==> flow/design.v <==
typedef enum logic [6:0] {
LB,
LH,
LW,
LBU,
LHU,
FLW,
FLD,
FENCE,
FENCEI,
ADDI,
SLLI,
SLTI,
SLTIU,
XORI,
SRLI,
SRAI,
ORI,
ANDI,
AUIPC,
SB,
SH,
SW,
FSW,
FSD,
ADD,
SUB,
MUL,
SLL,
MULH,
SLT,
MULHSU,
SLTU,
MULHU,
XOR,
DIV,
SRL,
DIVU,
SRA,
OR,
REM,
REMU,
AND,
LUI,
FMADDS,
FMSUBS,
FNMSUBS,
FNMADDS,
FADDS,
FSUBS,
FMULS,
FDIVS,
FSQRTS,
FSGNJS,
FSGNJNS,
FSGNJXS,
FMINS,
FMAXS,
FCVTWS,
FCVTWUS,
FCLASS,
FMVXS,
FLES,
FLTS,
FEQS,
FCVTSW,
FCVTSWU,
FMVSX,
BEQ,
BNE,
BLT,
BGE,
BLTU,
BGEU,
JALR,
JAL,
ECALL,
EBREAK,
CSRRW,
CSRRS,
CSRRC,
CSRRWI,
CSRRSI,
CSRRCI,
IDLE
} detected_instr;
typedef enum logic [4:0] {
CADDI4SPN,
CLW,
CFLW,
CSW,
CFSW,
CADDI,
CJAL,
CLI,
CADDI16SP,
CLUI,
CSRLI,
CSRAI,
CANDI,
CSUB,
CXOR,
COR,
CAND,
CJ,
CBEQZ,
CBNEZ,
CSLLI,
CLWSP,
CFLWSP,
CJR,
CMV,
CEBREAK,
CJALR,
CADD,
CSWSP,
CFSWSP,
CIDLE
} detected_instr_c;
module and_or_mux
#(
    parameter int INPUTS    = 4,
    parameter int DW        = 16
)
(
    input  logic[INPUTS-1:0][DW-1:0]    data_in,
    input  logic[INPUTS-1:0]            sel,
    output logic[DW-1:0]                data_out
);
logic tmp;
always_comb begin: mux
    for(int w=0; w < DW; w=w+1) begin
        tmp = 0;
        for(int i=0; i < INPUTS; i=i+1) begin
            tmp = tmp | ( sel[i] & data_in[i][w] );
        end
        data_out[w] = tmp;
    end
end
endmodule
module ld_st_buffer #(
    parameter DATA_WIDTH     = 32,
    parameter ADDR_BITS      = 32,
    parameter BLOCK_ID_START = 5 ,
    parameter R_WIDTH        = 6 ,
    parameter MICROOP        = 5 ,
    parameter ROB_TICKET     = 3 ,
    parameter DEPTH          = 4
) (
    input  logic                  clk               ,
    input  logic                  rst_n             ,
    input  logic                  push              ,
    input  logic [ ADDR_BITS-1:0] write_address     ,
    input  logic [DATA_WIDTH-1:0] write_data        ,
    input  logic [   MICROOP-1:0] write_microop     ,
    input  logic [   R_WIDTH-1:0] write_dest        ,
    input  logic [ROB_TICKET-1:0] write_ticket      ,
    input  logic                  write_isfetched   ,
    input  logic [ ADDR_BITS-1:0] search_address    ,
    input  logic [   MICROOP-1:0] search_microop_in ,
    output logic [DATA_WIDTH-1:0] search_data       ,
    output logic [   MICROOP-1:0] search_microop    ,
    output logic [   R_WIDTH-1:0] search_dest       ,
    output logic [ROB_TICKET-1:0] search_ticket     ,
    output logic                  search_valid_hit  ,
    output logic                  search_partial_hit,
    input  logic                  valid_update      ,
    input  logic [ ADDR_BITS-1:0] update_address    ,
    input  logic                  pop               ,
    output logic                  head_isfetched    ,
    output logic [ ADDR_BITS-1:0] head_address      ,
    output logic [DATA_WIDTH-1:0] head_data         ,
    output logic [   MICROOP-1:0] head_microop      ,
    output logic [   R_WIDTH-1:0] head_dest         ,
    output logic [ROB_TICKET-1:0] head_ticket       ,
    output logic                  valid             ,
    output logic                  ready
);
    localparam INFO_WIDTH = R_WIDTH + MICROOP;
    logic [DEPTH-1:0][ADDR_BITS-1:0]  saved_address;
    logic [DEPTH-1:0][DATA_WIDTH-1:0] saved_data;
    logic [DEPTH-1:0][ROB_TICKET-1:0] saved_ticket;
    logic [DEPTH-1:0][INFO_WIDTH-1:0] saved_info;
    logic [INFO_WIDTH-1:0]            head_info, search_info;
    logic [DEPTH-1:0]                 saved_valid, saved_isfetched;
    logic [    DEPTH-1:0] head, tail, stat_counter ;
    logic [    DEPTH-1:0] matched_update, matched_search_main, matched_search_sec, matched_search;
    logic                 will_update, one_found, microop_ok;
    localparam int LD_BF_SIZE = $bits(saved_address) + $bits(saved_ticket) + $bits(saved_info);
    localparam int ST_BF_SIZE = $bits(saved_address) + $bits(saved_data) + $bits(saved_ticket) + $bits(saved_info);
    assign valid = ~stat_counter[0];
    assign ready = ~stat_counter[DEPTH-1];
    always_comb begin : MatchSearch
        for (int i = 0; i < DEPTH; i++) begin
            matched_search_main[i] = saved_valid[i] ? (search_address[ADDR_BITS-1:BLOCK_ID_START]==saved_address[i][ADDR_BITS-1:BLOCK_ID_START]) : 1'b0;
            matched_search_sec[i] = saved_valid[i] ? (search_address[BLOCK_ID_START-1:0]==saved_address[i][BLOCK_ID_START-1:0]) : 1'b0;
        end
        for (int i = 0; i < DEPTH; i++) begin
            matched_search[i] = matched_search_main[i] & matched_search_sec[i]; 
        end
    end
    always_comb begin : MicroopOk
        if(search_microop_in==5'b00001) begin
            microop_ok = (search_microop == 5'b00110);
        end else if(search_microop_in==5'b00010 | search_microop_in==5'b00011) begin
            microop_ok = (search_microop == 5'b00111 | search_microop == 5'b00110);
        end else if(search_microop_in==5'b00100 | search_microop_in==5'b00101) begin
            microop_ok = 1;
        end else begin
            microop_ok = 0;
        end
    end
    always_comb begin : ValidHit
        search_valid_hit = 0;
        for (int i = 0; i < DEPTH; i++) begin
            if(matched_search[i] && microop_ok) begin
                search_valid_hit = 1;
            end
        end
    end
    assign search_partial_hit = |matched_search_main;
    always_comb begin : matchUpdate
        for (int i = 0; i < DEPTH; i++) begin
            matched_update[i] = saved_valid[i] ? (update_address[ADDR_BITS-1:BLOCK_ID_START]==saved_address[i][ADDR_BITS-1:BLOCK_ID_START]) : 1'b0;
        end
    end
    assign will_update = |matched_update & valid_update;
    always_ff @(posedge clk or negedge rst_n) begin : TailManagement
        if(!rst_n) begin
            tail <= 1;
        end else begin
            if (push) tail <= {tail[DEPTH-2:0], tail[DEPTH-1]};
        end
    end
    always_ff @(posedge clk or negedge rst_n) begin : HeadManagement
        if(!rst_n) begin
            head <= 1;
        end else begin
            if (pop) begin
                head <= {head[DEPTH-2:0], head[DEPTH-1]};
            end
        end
    end
    always_ff @(posedge clk or negedge rst_n) begin : statCounter
        if(!rst_n) begin
            stat_counter <= 1;
        end else begin
            if (push & !pop) begin
                stat_counter <= stat_counter << 1;
            end else if (!push &  pop) begin
                stat_counter <= stat_counter >> 1;
            end
        end
    end
    always_ff @(posedge clk) begin : MemoryData
        for (int i = 0; i < DEPTH; i++) begin
            if(push && tail[i]) begin
                saved_address[i] <= write_address;
                saved_data[i]    <= write_data;
                saved_ticket[i]  <= write_ticket;
                saved_info[i]    <= {write_dest,write_microop};
            end
        end
    end
    always_ff @(posedge clk or negedge rst_n) begin : MemoryValidity
        if(!rst_n) begin
            saved_valid <= 'b0;
        end else begin
            for (int i = 0; i < DEPTH; i++) begin
                if(push && tail[i]) begin
                    saved_valid[i]   <= 1'b1;
                end else if(pop && head[i]) begin
                    saved_valid[i]   <= 1'b0;
                end
            end
        end
    end
    always_ff @(posedge clk or negedge rst_n) begin : MemoryFetched
        if(!rst_n) begin
            saved_isfetched <= 'b0;
        end else begin
            for (int i = 0; i < DEPTH; i++) begin
                if(push && tail[i]) begin
                    saved_isfetched[i] <= write_isfetched;
                end else if(will_update && matched_update[i]) begin
                    saved_isfetched[i] <= 1'b1;
                end
            end
        end
    end
    and_or_mux #(
        .INPUTS    (DEPTH     ),
        .DW        (ADDR_BITS)
    ) mux_addr (
        .data_in (saved_address ),
        .sel     (head       ),
        .data_out(head_address)
    );
    and_or_mux #(
        .INPUTS    (DEPTH     ),
        .DW        (DATA_WIDTH)
    ) mux_data (
        .data_in (saved_data ),
        .sel     (head       ),
        .data_out(head_data)
    );
    and_or_mux #(
        .INPUTS    (DEPTH  ),
        .DW        (INFO_WIDTH)
    ) mux_info (
        .data_in (saved_info ),
        .sel     (head       ),
        .data_out(head_info)
    );
    assign head_microop = head_info[0 +: MICROOP];
    assign head_dest    = head_info[MICROOP +: R_WIDTH];
    and_or_mux #(
        .INPUTS    (DEPTH     ),
        .DW        (ROB_TICKET)
    ) mux_ticket (
        .data_in (saved_ticket ),
        .sel     (head         ),
        .data_out(head_ticket)
    );
    and_or_mux #(
        .INPUTS    (DEPTH     ),
        .DW        (1)
    ) mux_is_fetched (
        .data_in (saved_isfetched ),
        .sel     (head         ),
        .data_out(head_isfetched)
    );
    and_or_mux #(
        .INPUTS    (DEPTH     ),
        .DW        (DATA_WIDTH)
    ) mux_data_s (
        .data_in (saved_data ),
        .sel     (matched_search),
        .data_out(search_data)
    );
    and_or_mux #(
        .INPUTS    (DEPTH  ),
        .DW        (INFO_WIDTH)
    ) mux_info_s (
        .data_in (saved_info ),
        .sel     (matched_search),
        .data_out(search_info)
    );
    assign search_microop = search_info[0 +: MICROOP];
    assign search_dest    = search_info[MICROOP +: R_WIDTH];
    and_or_mux #(
        .INPUTS    (DEPTH     ),
        .DW        (ROB_TICKET)
    ) mux_ticket_s (
        .data_in (saved_ticket ),
        .sel     (matched_search),
        .data_out(search_ticket)
    );
endmodule
## Reports on ld_st_buffer

The steps from the RTL of ld_st_buffer to its reports follow in flow order.
Lines are those of the file above, counted from 1.
Library cell names are shortened.
Not given: --

| design | value |
|---|---|
| design top | ld_st_buffer |
| clock port | clk |
| cell library | sky130hd |
| library corner | tt_025C_1v80 |

## Elaborated design

Source: Yosys, flattened and elaborated, memories not mapped. Widths are those after wreduce. Registers that Yosys merges into a memory's read port (data or address) are not register bits. Print and check cells do not count. Equal cells are merged and count once.

| bit counts | value |
|---|---|
| register bits after elaboration | 332 |

| cells by class | value |
|---|---|
| eq/ne operators | 19 |
| muxes and demuxes | 37 |
| bitwise operators | 887 |
| reduce/logical cells | 29 |

Operator list:

| operator | count |
|---|---|
| 1-bit bitwise AND | 507 |
| 1-bit bitwise OR | 378 |
| 27-bit equality test | 8 |
| 1-bit 2-to-1 mux | 35 |
| 5-bit by 3-bit equality test with 1-bit output with constant B | 4 |
| 5-bit equality test | 4 |
| 2-bit nonzero test | 9 |
| 1-bit logical AND | 16 |
| 5-bit by 2-bit equality test with 1-bit output with constant B | 2 |
| 4-bit OR reduction | 2 |
| 4-bit 2-to-1 mux | 2 |
| 5-bit by 1-bit equality test with 1-bit output with constant B | 1 |
| 1-bit NOT | 2 |
| 1-bit zero test | 2 |

## Longest topological paths

Longest topological path by Yosys (ltp), each cell counted once; first at word level (registers and memories cut), then after technology mapping (sequential cells cut; the memories' decode and read muxes count).

| depth | value |
|---|---|
| word-level depth | 16 |
| ABC_AREA | 0 |
| depth in mapped cells | 10 |
| depth with buffers taken out | 8 |

## Mapped cells and area

Source: synth_stat.txt of the flow (Yosys; design flattened, memories mapped). It holds for the ABC_AREA given above (unset counts as 0); a run with the other value may have another netlist.
The area totals of this step are shown rounded.

Cells by type:

| cell type | count | area in all (µm²) |
|---|---|---|
| edfxtp_1 | 312 | 9.37E+03 |
| a22oi_1 | 242 | 1.82E+03 |
| xnor2_1 | 140 | 1.23E+03 |
| xor2_1 | 96 | 840.806 |
| nand2_1 | 143 | 536.765 |
| dfrtp_1 | 17 | 425.408 |
| nand4_1 | 32 | 200.192 |
| clkbuf_1 | 50 | 187.68 |
| nor4_1 | 25 | 156.4 |
| buf_2 | 20 | 100.096 |
| nand3_1 | 20 | 100.096 |
| dfstp_2 | 3 | 78.826 |
| buf_4 | 10 | 75.072 |
| inv_1 | 15 | 56.304 |
| o21ai_0 | 11 | 55.053 |
| nand4_4 | 2 | 42.541 |
| nor3_2 | 4 | 40.038 |
| nor4_2 | 3 | 37.536 |

Other cell types: 20; their cells: 51.

| synthesis totals | value |
|---|---|
| mapped cells | 1196 |
| synthesis area | 15700 µm² |
| sequential part of the area | 9870 µm² |
| mapped flip-flops | 332 |
| buffer cells | 85 |

By module: a second synthesis without flattening, with its own total; a netlist apart from the flattened one above.

| unflattened totals | value |
|---|---|
| cells (unflattened synthesis) | 1188 |
| area total of the unflattened synthesis | 15900 µm² |

Each row is one instance without its submodules.

By module:

| module | times used | cells | area (µm²) |
|---|---|---|---|
| ld_st_buffer | 1 | 762 | 13200 |
| and_or_mux | 3 | 109 | 687 |
| and_or_mux | 2 | 38 | 251 |
| and_or_mux | 2 | 10 | 63.8 |
| and_or_mux | 1 | 3 | 18.8 |

## Path before layout

Source: OpenSTA report_checks on the synthesized netlist (no wires, ideal clock, input and output delay 20% of the period each), path of least setup slack; recovery checks are left aside. Register names are those of the netlist, which keeps one name where synthesis merged equal registers.

| timing path post-synthesis | value |
|---|---|
| path type | input to output |
| start point | in search_address[10] |
| end point | out search_valid_hit |
| period | 4.17 ns |
| external input delay | 0.834 ns |
| external output delay | 0.834 ns |
| arrival time | 2.327 ns |
| data required time | 3.336 ns |
| setup slack | 1.009 ns |
| delay of the path | 1.493 ns |
| stages on the path | 9 |
| buffers on the path | 1 |
| period reached after synthesis | 3.161 ns |

"delay of the path" = arrival - input delay + setup time.
At an output port there is no setup time.
"stages on the path" counts driving pins, that of a launching flip-flop among them; a cell with two outputs on the path counts twice.
"period reached after synthesis" is the clock period less the worst setup slack; recovery checks do not enter. This is arithmetic on one report: input and output delays are still those of the set period (20% each).
Between the ends stands the longest chain of elaborated cells between them, by number of cells; it is not shown to be the way that was timed. Of several equally long chains one is given.
Each line given opens the expression or statement behind the cell; cells for indexed reads and writes are added by Yosys, which also makes memories of some case tables.

| on the way, post-synthesis | value |
|---|---|
| cells stage by stage | buf_6 > xnor2_1 > nand4_1 > nor4_2 > and2b_2 > a32oi_1 > a22oi_1 > nor4b_2 > o31a_1 |
| length of the longest elaborated chain | 16 |

RTL lines, path post-synthesis:

| item | line | RTL |
|---|---|---|
| start, declared | 159 | `input  logic [ ADDR_BITS-1:0] search_address    ,` |
| 27-bit equality test | 195 | `matched_search_main[i] = saved_valid[i] ? (search_address[ADDR_BITS-1:BLOCK_ID_START]==saved_address[i][ADDR_B ...` |
| 1-bit 2-to-1 mux | 195 |  |
| 1-bit bitwise AND | 199 | `matched_search[i] = matched_search_main[i] & matched_search_sec[i];` |
| 1-bit bitwise AND | 135 | `tmp = tmp \| ( sel[i] & data_in[i][w] );` |
| 1-bit bitwise OR x3 | 135 |  |
| 5-bit by 3-bit equality test with 1-bit output | 206 | `microop_ok = (search_microop == 5'b00111 \| search_microop == 5'b00110);` |
| 1-bit bitwise OR | 206 |  |
| 1-bit 2-to-1 mux | 205 | `end else if(search_microop_in==5'b00010 \| search_microop_in==5'b00011) begin` |
| 1-bit 2-to-1 mux | 203 | `if(search_microop_in==5'b00001) begin` |
| 1-bit logical AND | 216 | `if(matched_search[i] && microop_ok) begin` |
| 1-bit 2-to-1 mux x4 | 216 |  |
| end, declared | 165 | `output logic                  search_valid_hit  ,` |

## Worst path after layout

Path of least setup slack in the final report of stored run 1 (OpenROAD, finished layout, wires in). Where an end is a register, its clock arrival counts in the times.

| timing path post-layout | value |
|---|---|
| path type | register to output |
| start point | reg saved_address |
| end point | out search_valid_hit |
| period | 2.93 ns |
| external output delay | 0.59 ns |
| arrival time | 2.96 ns |
| data required time | 2.34 ns |
| setup slack | -0.61 ns |
| stages on the path | 13 |
| buffers on the path | 4 |

Where an end lacks its bit number, it is one bit of the signal, or one of the new flip-flops if synthesis recoded a state register.
Between the ends stands the longest chain of elaborated cells between them, by number of cells; it is not shown to be the way that was timed. Of several equally long chains one is given.

| on the way, post-layout | value |
|---|---|
| cells stage by stage | edfxtp_1 > xnor2_2 > buf_4 > nand4_1 > nor4_4 > buf_4 > and3b_2 > buf_12 > a22oi_2 > a21oi_2 > nor4b_4 > o31a_1 > buf_2 |
| length of the longest elaborated chain | 14 |

RTL lines, path post-layout:

| item | line | RTL |
|---|---|---|
| start, declared | 180 | `logic [DEPTH-1:0][ADDR_BITS-1:0]  saved_address;` |
| 27-bit equality test | 195 | `matched_search_main[i] = saved_valid[i] ? (search_address[ADDR_BITS-1:BLOCK_ID_START]==saved_address[i][ADDR_B ...` |
| 1-bit 2-to-1 mux | 195 |  |
| 1-bit bitwise AND | 199 | `matched_search[i] = matched_search_main[i] & matched_search_sec[i];` |
| 1-bit bitwise AND | 135 | `tmp = tmp \| ( sel[i] & data_in[i][w] );` |
| 1-bit bitwise OR | 135 |  |
| 5-bit by 3-bit equality test with 1-bit output | 206 | `microop_ok = (search_microop == 5'b00111 \| search_microop == 5'b00110);` |
| 1-bit bitwise OR | 206 |  |
| 1-bit 2-to-1 mux | 205 | `end else if(search_microop_in==5'b00010 \| search_microop_in==5'b00011) begin` |
| 1-bit 2-to-1 mux | 203 | `if(search_microop_in==5'b00001) begin` |
| 1-bit logical AND | 216 | `if(matched_search[i] && microop_ok) begin` |
| 1-bit 2-to-1 mux x4 | 216 |  |
| end, declared | 165 | `output logic                  search_valid_hit  ,` |

Ticket comment

Stored flow runs of ld_st_buffer (2 of them; Yosys, OpenROAD, sky130hd). They differ in their settings and are not a sequence. Constraints: input delay and output delay 20% of the set period each, output load 0.01 pF.
"period achieved": clock period set for the run, less the worst setup slack. It is reckoned from that one timing run; input and output delays stay at 20% of the period that was set.
"worst setup path time" = time allowed to the worst setup path (clock period - input delay - output delay, where it has them) - its slack; a late launch clock adds to it, a late capture clock takes from it.
"overall power": no workload was simulated; the value follows from the tool's default switching activity.
The results are shown rounded.
A setting shown as -- is not set for that run.

| run name | period_ns | SETUP_SLACK_MARGIN | CAP_MARGIN | CORE_MARGIN | CORE_UTILIZATION | SLEW_MARGIN | CORE_ASPECT_RATIO | CELL_PAD_IN_SITES_DETAIL_PLACEMENT | ABC_AREA | GPL_ROUTABILITY_DRIVEN | MIN_ROUTING_LAYER | MAX_ROUTING_LAYER | standard-cell area after routing (µm²) | setup slack of the worst path (ns) | chip area after synthesis (Yosys) (µm²) | utilization in the final report (%) | overall power (uW) | period achieved (ns) | total negative slack on setup checks (ns) | die size (µm²) | worst setup path time (ns) | worst setup path kind |
|---|---|---|---|---|---|---|---|---|---|---|---|---|---|---|---|---|---|---|---|---|---|---|
| stored run 1 | 2.93 | 0.19 | 20 | 2 | 40 | 20 | -- | -- | -- | -- | -- | -- | 22800 | -0.612 | 15700 | 58.9 | 13400 | 3.542 | -24.2 | 40900 | 2.96 | register to output |
| stored run 2 | 1.89 | -- | 20 | 2 | 20 | 20 | 1.26 | 2 | 0 | 0 | met2 | met5 | 26800 | -2.60 | 15700 | 34.3 | 24600 | 4.490 | -152 | 80900 | 4.11 | register to output |
